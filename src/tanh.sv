==> flow/design.v <==
module tanh (
    input  clk,          
    input  rst,          
    input  [13:0] i_x,   
    input  i_valid,      
    output o_ready,      
    output [13:0] o_fx,  
    output o_valid,      
    input  i_ready       
);
localparam signed [13:0] A0 = 14'b11101010101011;  
localparam signed [13:0] A1 = 14'b00001000100010;  
localparam signed [13:0] A2 = 14'b11111100100011;  
localparam signed [13:0] A3 = 14'b00000001011001;  
localparam signed [13:0] A4 = 14'b11111111011100;  
function automatic logic signed [13:0] multiply (input logic signed [13:0] x, input logic signed [13:0] y);
    logic signed [27:0] z;
    z = x * y; 
    multiply = z[25:12];
endfunction
logic signed [13:0] r_x; 
logic r_valid;
logic signed [13:0] r_fx1, r_fx2, r_fx3, r_fx4, r_fx5, r_fx6, r_fx7, r_fx8, r_fx9, r_fx10, r_fx11;
logic signed [13:0] r_x1,  r_x2,  r_x3,  r_x4,  r_x5,  r_x6,  r_x7,  r_x8,  r_x9,  r_x10,  r_x11;
logic signed [13:0] r_xsq2, r_xsq3, r_xsq4, r_xsq5, r_xsq6, r_xsq7, r_xsq8, r_xsq9;
logic r_valid1, r_valid2, r_valid3, r_valid4, r_valid5, r_valid6, r_valid7, r_valid8, r_valid9, r_valid10, r_valid11;
logic signed [13:0] r_fx; 
logic r_o_valid;
always_ff @ (posedge clk) begin
    if (rst) begin
        r_x <= 0; r_valid <= 0;
        r_fx1 <= 0; r_x1 <= 0; r_valid1 <= 0;
        r_fx2 <= 0; r_x2 <= 0; r_valid2 <= 0; r_xsq2 <= 0;
        r_fx3 <= 0; r_x3 <= 0; r_valid3 <= 0; r_xsq3 <= 0;
        r_fx4 <= 0; r_x4 <= 0; r_valid4 <= 0; r_xsq4 <= 0;
        r_fx5 <= 0; r_x5 <= 0; r_valid5 <= 0; r_xsq5 <= 0;
        r_fx6 <= 0; r_x6 <= 0; r_valid6 <= 0; r_xsq6 <= 0;
        r_fx7 <= 0; r_x7 <= 0; r_valid7 <= 0; r_xsq7 <= 0;
        r_fx8 <= 0; r_x8 <= 0; r_valid8 <= 0; r_xsq8 <= 0;
        r_fx9 <= 0; r_x9 <= 0; r_valid9 <= 0; r_xsq9 <= 0;
        r_fx10 <= 0; r_x10 <= 0; r_valid10 <= 0;
        r_fx11 <= 0; r_x11 <= 0; r_valid11 <= 0;
        r_fx <= 0; r_o_valid <= 0;
    end else if (i_ready) begin
        r_x <= i_x;
        r_valid <= i_valid;
        r_x1 <= r_x;
        r_valid1 <= r_valid;
        r_fx1 <= multiply(r_x, r_x);
        r_x2 <= r_x1;
        r_valid2 <= r_valid1;
        r_xsq2 <= r_fx1;
        r_fx2 <= multiply(r_fx1, A4);
        r_x3 <= r_x2;
        r_valid3 <= r_valid2;
        r_xsq3 <= r_xsq2;
        r_fx3 <= r_fx2 + A3;
        r_x4 <= r_x3;
        r_valid4 <= r_valid3;
        r_xsq4 <= r_xsq3;
        r_fx4 <= multiply(r_fx3, r_xsq3);
        r_x5 <= r_x4;
        r_valid5 <= r_valid4;
        r_xsq5 <= r_xsq4;
        r_fx5 <= r_fx4 + A2;
        r_x6 <= r_x5;
        r_valid6 <= r_valid5;
        r_xsq6 <= r_xsq5;
        r_fx6 <= multiply(r_fx5, r_xsq5);
        r_x7 <= r_x6;
        r_valid7 <= r_valid6;
        r_xsq7 <= r_xsq6;
        r_fx7 <= r_fx6 + A1;
        r_x8 <= r_x7;
        r_valid8 <= r_valid7;
        r_xsq8 <= r_xsq7;
        r_fx8 <= multiply(r_fx7, r_xsq7);
        r_x9 <= r_x8;
        r_valid9 <= r_valid8;
        r_xsq9 <= r_xsq8;
        r_fx9 <= r_fx8 + A0;
        r_x10 <= r_x9;
        r_valid10 <= r_valid9;
        r_fx10 <= multiply(r_fx9, r_xsq9);
        r_x11 <= r_x10;
        r_valid11 <= r_valid10;
        r_fx11 <= multiply(r_fx10, r_x10);
        r_fx <= r_fx11 + r_x11;
        r_o_valid <= r_valid11;
    end
end
assign o_ready = i_ready;
assign o_valid = r_o_valid;
assign o_fx = r_fx;
endmodule
### Step by step through the tools: tanh

The steps from the RTL of tanh to its reports follow in flow order.
Line numbers count from 1 in the design file above.
Operators carry their Yosys type and port widths (W data, S select, Z words).
Cell names lack the library's common part.
The mark -- stands for no value.

| design | value |
|---|---|
| design top | tanh |
| clock port | clk |
| cell library | sky130hd |
| corner | tt_025C_1v80 |

### Word-level counts

Counts by Yosys on the flattened word-level netlist (proc, flatten, opt, wreduce; memories kept). Register bits leave out memories and registers merged into their read ports (data or address); mux counts leave out enables and synchronous resets folded into registers. Print and check cells are left out. Cells with the same type and inputs are merged into one.

| storage and ports | value |
|---|---|
| elaborated cells | 57 |
| output and inout port bits | 16 |
| register bits | 461 |
| input bits | 18 |

| operators by class | value |
|---|---|
| $mul | 7 |
| add/sub/neg operators | 5 |

Operator list:

| operator | count |
|---|---|
| $mul A14 B14 Y26 | 6 |
| $mul A14 B5 Y19 const B | 1 |
| $add A14 B11 Y14 const B | 1 |
| $add A14 B12 Y14 const B | 1 |
| $add A14 B14 Y14 | 1 |
| $add A14 B8 Y14 const B | 1 |
| $add A14 B9 Y14 const B | 1 |

### Longest topological paths

Yosys ltp: most cells in a row. Word level: on the elaborated netlist, between registers, memories and ports. Mapped: between sequential cells and ports; inverters and the memories' decode and read muxes count.

| depth | value |
|---|---|
| word-level depth | 1 |
| ABC_AREA | 0 |
| depth in mapped cells | 25 |
| gate-level depth less buffers | 24 |

### Mapped cells and area

Source: synth_stat.txt of the flow (Yosys; design flattened, memories mapped). It holds for the ABC_AREA given above (unset counts as 0); a run with the other value may have another netlist.

| mapped netlist | value |
|---|---|
| flip-flop cells | 456 |
| sequential area | 0.0091288 mm² |
| buffers | 268 |
| synthesis area | 0.0582621 mm² |
| mapped cells | 6206 |

Cells by type:

| type | count |
|---|---|
| fa_1 | 1096 |
| dfxtp_1 | 456 |
| ha_1 | 426 |
| inv_1 | 1295 |
| mux2i_1 | 345 |
| and2_1 | 521 |
| nand2_1 | 547 |
| nor2_1 | 476 |
| xnor2_1 | 148 |
| clkbuf_1 | 229 |
| xor2_1 | 66 |
| a21oi_1 | 95 |
| o21ai_0 | 84 |
| nor2b_1 | 62 |
| a211oi_1 | 39 |
| a21o_1 | 33 |
| nand2b_1 | 38 |
| buf_1 | 38 |

Other cell types: 46; their cells: 212.

### Timing after synthesis

Path of least setup slack by OpenSTA after synthesis, without wires, with an ideal clock, recovery checks aside; 20% of the period is set as input and as output delay. Where synthesis merged equal registers, the netlist keeps one of their names.

| timing path after synthesis | value |
|---|---|
| kind | register to register |
| start | register r_xsq3[5] |
| end | register r_fx4[12] |
| time at the first pin | 0.000 ns |
| stages | 22 |
| clock period | 9.65 ns |
| path delay | 6.247 ns |
| arrival time | 6.130 ns |
| slack | 3.402 ns |
| buffers on the path | 1 |
| synthesis period reached | 6.248 ns |

"path delay" = arrival - input delay + setup time.
"stages" counts driving pins, that of a launching flip-flop among them; a cell with two outputs on the path counts twice.
"synthesis period reached" is the clock period less the worst setup slack; recovery checks do not enter. This is arithmetic on one report: input and output delays are still those of the set period (20% each).
The rows between start and end are the longest chain of elaborated cells between them; the timing report does not say that the signal goes this way. Where chains are equally long, one stands for them.
A line is the first line of the expression or statement that the cell stems from. Yosys adds cells for indexed reads and writes and turns some case tables into memories.

| on the way, after synthesis | value |
|---|---|
| path through | dfxtp_1 clkbuf_1 nand2_1 fa_1 fa_1 inv_1 fa_1 fa_1 fa_1 inv_1 fa_1 inv_1 ha_1 a21o_1 a21o_1 a21o_1 a221o_1 a41o_1 o31a_1 a21o_1 a211o_1 a32o_1 |
| cells in the longest elaborated chain | 1 |

RTL lines, path after synthesis:

| item | RTL line | source |
|---|---|---|
| from (decl) | 25 | `logic signed [13:0] r_xsq2, r_xsq3, r_xsq4, r_xsq5, r_xsq6, r_xsq7, r_xsq8, r_xsq9;` |
| from (assign) | 34 | `r_fx3 <= 0; r_x3 <= 0; r_valid3 <= 0; r_xsq3 <= 0;` |
| from (assign) | 56 | `r_xsq3 <= r_xsq2;` |
| $mul A14 B14 Y26 | 18 | `z = x * y;` |
| to (assign) | 35 | `r_fx4 <= 0; r_x4 <= 0; r_valid4 <= 0; r_xsq4 <= 0;` |
| to (assign) | 61 | `r_fx4 <= multiply(r_fx3, r_xsq3);` |
| to (decl) | 23 | `logic signed [13:0] r_fx1, r_fx2, r_fx3, r_fx4, r_fx5, r_fx6, r_fx7, r_fx8, r_fx9, r_fx10, r_fx11;` |

### Path in the finished layout

From the final timing report of entry A: the path of least setup slack in the routed layout; clock arrival at registers is part of the times.

| timing path after layout | value |
|---|---|
| kind | register to register |
| start | register r_fx5[7] |
| end | register r_fx6[11] |
| clock period | 7.75 ns |
| time at the first pin | 0.62 ns |
| slack | 0.94 ns |
| buffers on the path | 0 |
| arrival time | 7.32 ns |
| stages | 24 |

The rows between start and end are the longest chain of elaborated cells between them; the timing report does not say that the signal goes this way. Where chains are equally long, one stands for them.

| on the way, after layout | value |
|---|---|
| path through | dfxtp_1 and2_1 fa_1 inv_1 fa_1 inv_1 fa_1 inv_1 fa_1 inv_1 fa_1 inv_1 fa_1 inv_1 ha_1 a21oi_1 o22ai_1 a211oi_1 and4_1 o21ai_0 a2111o_1 a31oi_1 nor4b_1 a211o_1 |
| cells in the longest elaborated chain | 1 |

RTL lines, path after layout:

| item | RTL line | source |
|---|---|---|
| from (decl) | 23 | `logic signed [13:0] r_fx1, r_fx2, r_fx3, r_fx4, r_fx5, r_fx6, r_fx7, r_fx8, r_fx9, r_fx10, r_fx11;` |
| from (assign) | 36 | `r_fx5 <= 0; r_x5 <= 0; r_valid5 <= 0; r_xsq5 <= 0;` |
| from (assign) | 65 | `r_fx5 <= r_fx4 + A2;` |
| $mul A14 B14 Y26 | 18 | `z = x * y;` |
| to (assign) | 37 | `r_fx6 <= 0; r_x6 <= 0; r_valid6 <= 0; r_xsq6 <= 0;` |
| to (assign) | 69 | `r_fx6 <= multiply(r_fx5, r_xsq5);` |
| to (decl) | 23 |  |

==> results <==
Below are 2 stored runs of the flow (Yosys, OpenROAD; platform sky130hd) on tanh, each with its settings and what was measured, unordered. Constraints: input delay and output delay 20% of the set period each, output load 0.01 pF.
"clock period reached" is the run's clock period less its worst setup slack. It is reckoned from that one timing run; input and output delays stay at 20% of the period that was set.
"power consumption": no workload was simulated; the value follows from the tool's default switching activity.

#### Entry A

| setting | value |
|---|---|
| period_ns | `7.75` |
| CORE_UTILIZATION | `22` |
| SETUP_SLACK_MARGIN | `-0.3` |
| TNS_END_PERCENT | `80` |
| GPL_ROUTABILITY_DRIVEN | `0` |
| CTS_CLUSTER_DIAMETER | `347` |
| CAP_MARGIN | `20` |
| CORE_MARGIN | `2` |
| SLEW_MARGIN | `20` |

| result | value |
|---|---|
| clock period reached | 6.807 ns |
| worst-case hold slack | 0.464 ns |
| post-layout utilization | 24.4 % |
| area of the die | 0.268962 mm² |
| power consumption | 6955 uW |
| setup slack of the worst path | 0.943 ns |
| Yosys chip area after synthesis | 0.0582621 mm² |

#### Entry B

| setting | value |
|---|---|
| period_ns | `10.2` |
| CORE_UTILIZATION | `47` |
| SETUP_SLACK_MARGIN | `1.64` |
| PLACE_DENSITY | `0.77` |
| CORE_ASPECT_RATIO | `0.53` |
| CELL_PAD_IN_SITES_GLOBAL_PLACEMENT | `3` |
| CELL_PAD_IN_SITES_DETAIL_PLACEMENT | `0` |
| MIN_ROUTING_LAYER | `met2` |
| MAX_ROUTING_LAYER | `met4` |
| CAP_MARGIN | `20` |
| CORE_MARGIN | `2` |
| SLEW_MARGIN | `20` |

| result | value |
|---|---|
| clock period reached | 7.207 ns |
| worst-case hold slack | 0.467 ns |
| post-layout utilization | 50.6 % |
| area of the die | 0.126937 mm² |
| power consumption | 5436 uW |
| setup slack of the worst path | 2.993 ns |
| Yosys chip area after synthesis | 0.0582621 mm² |
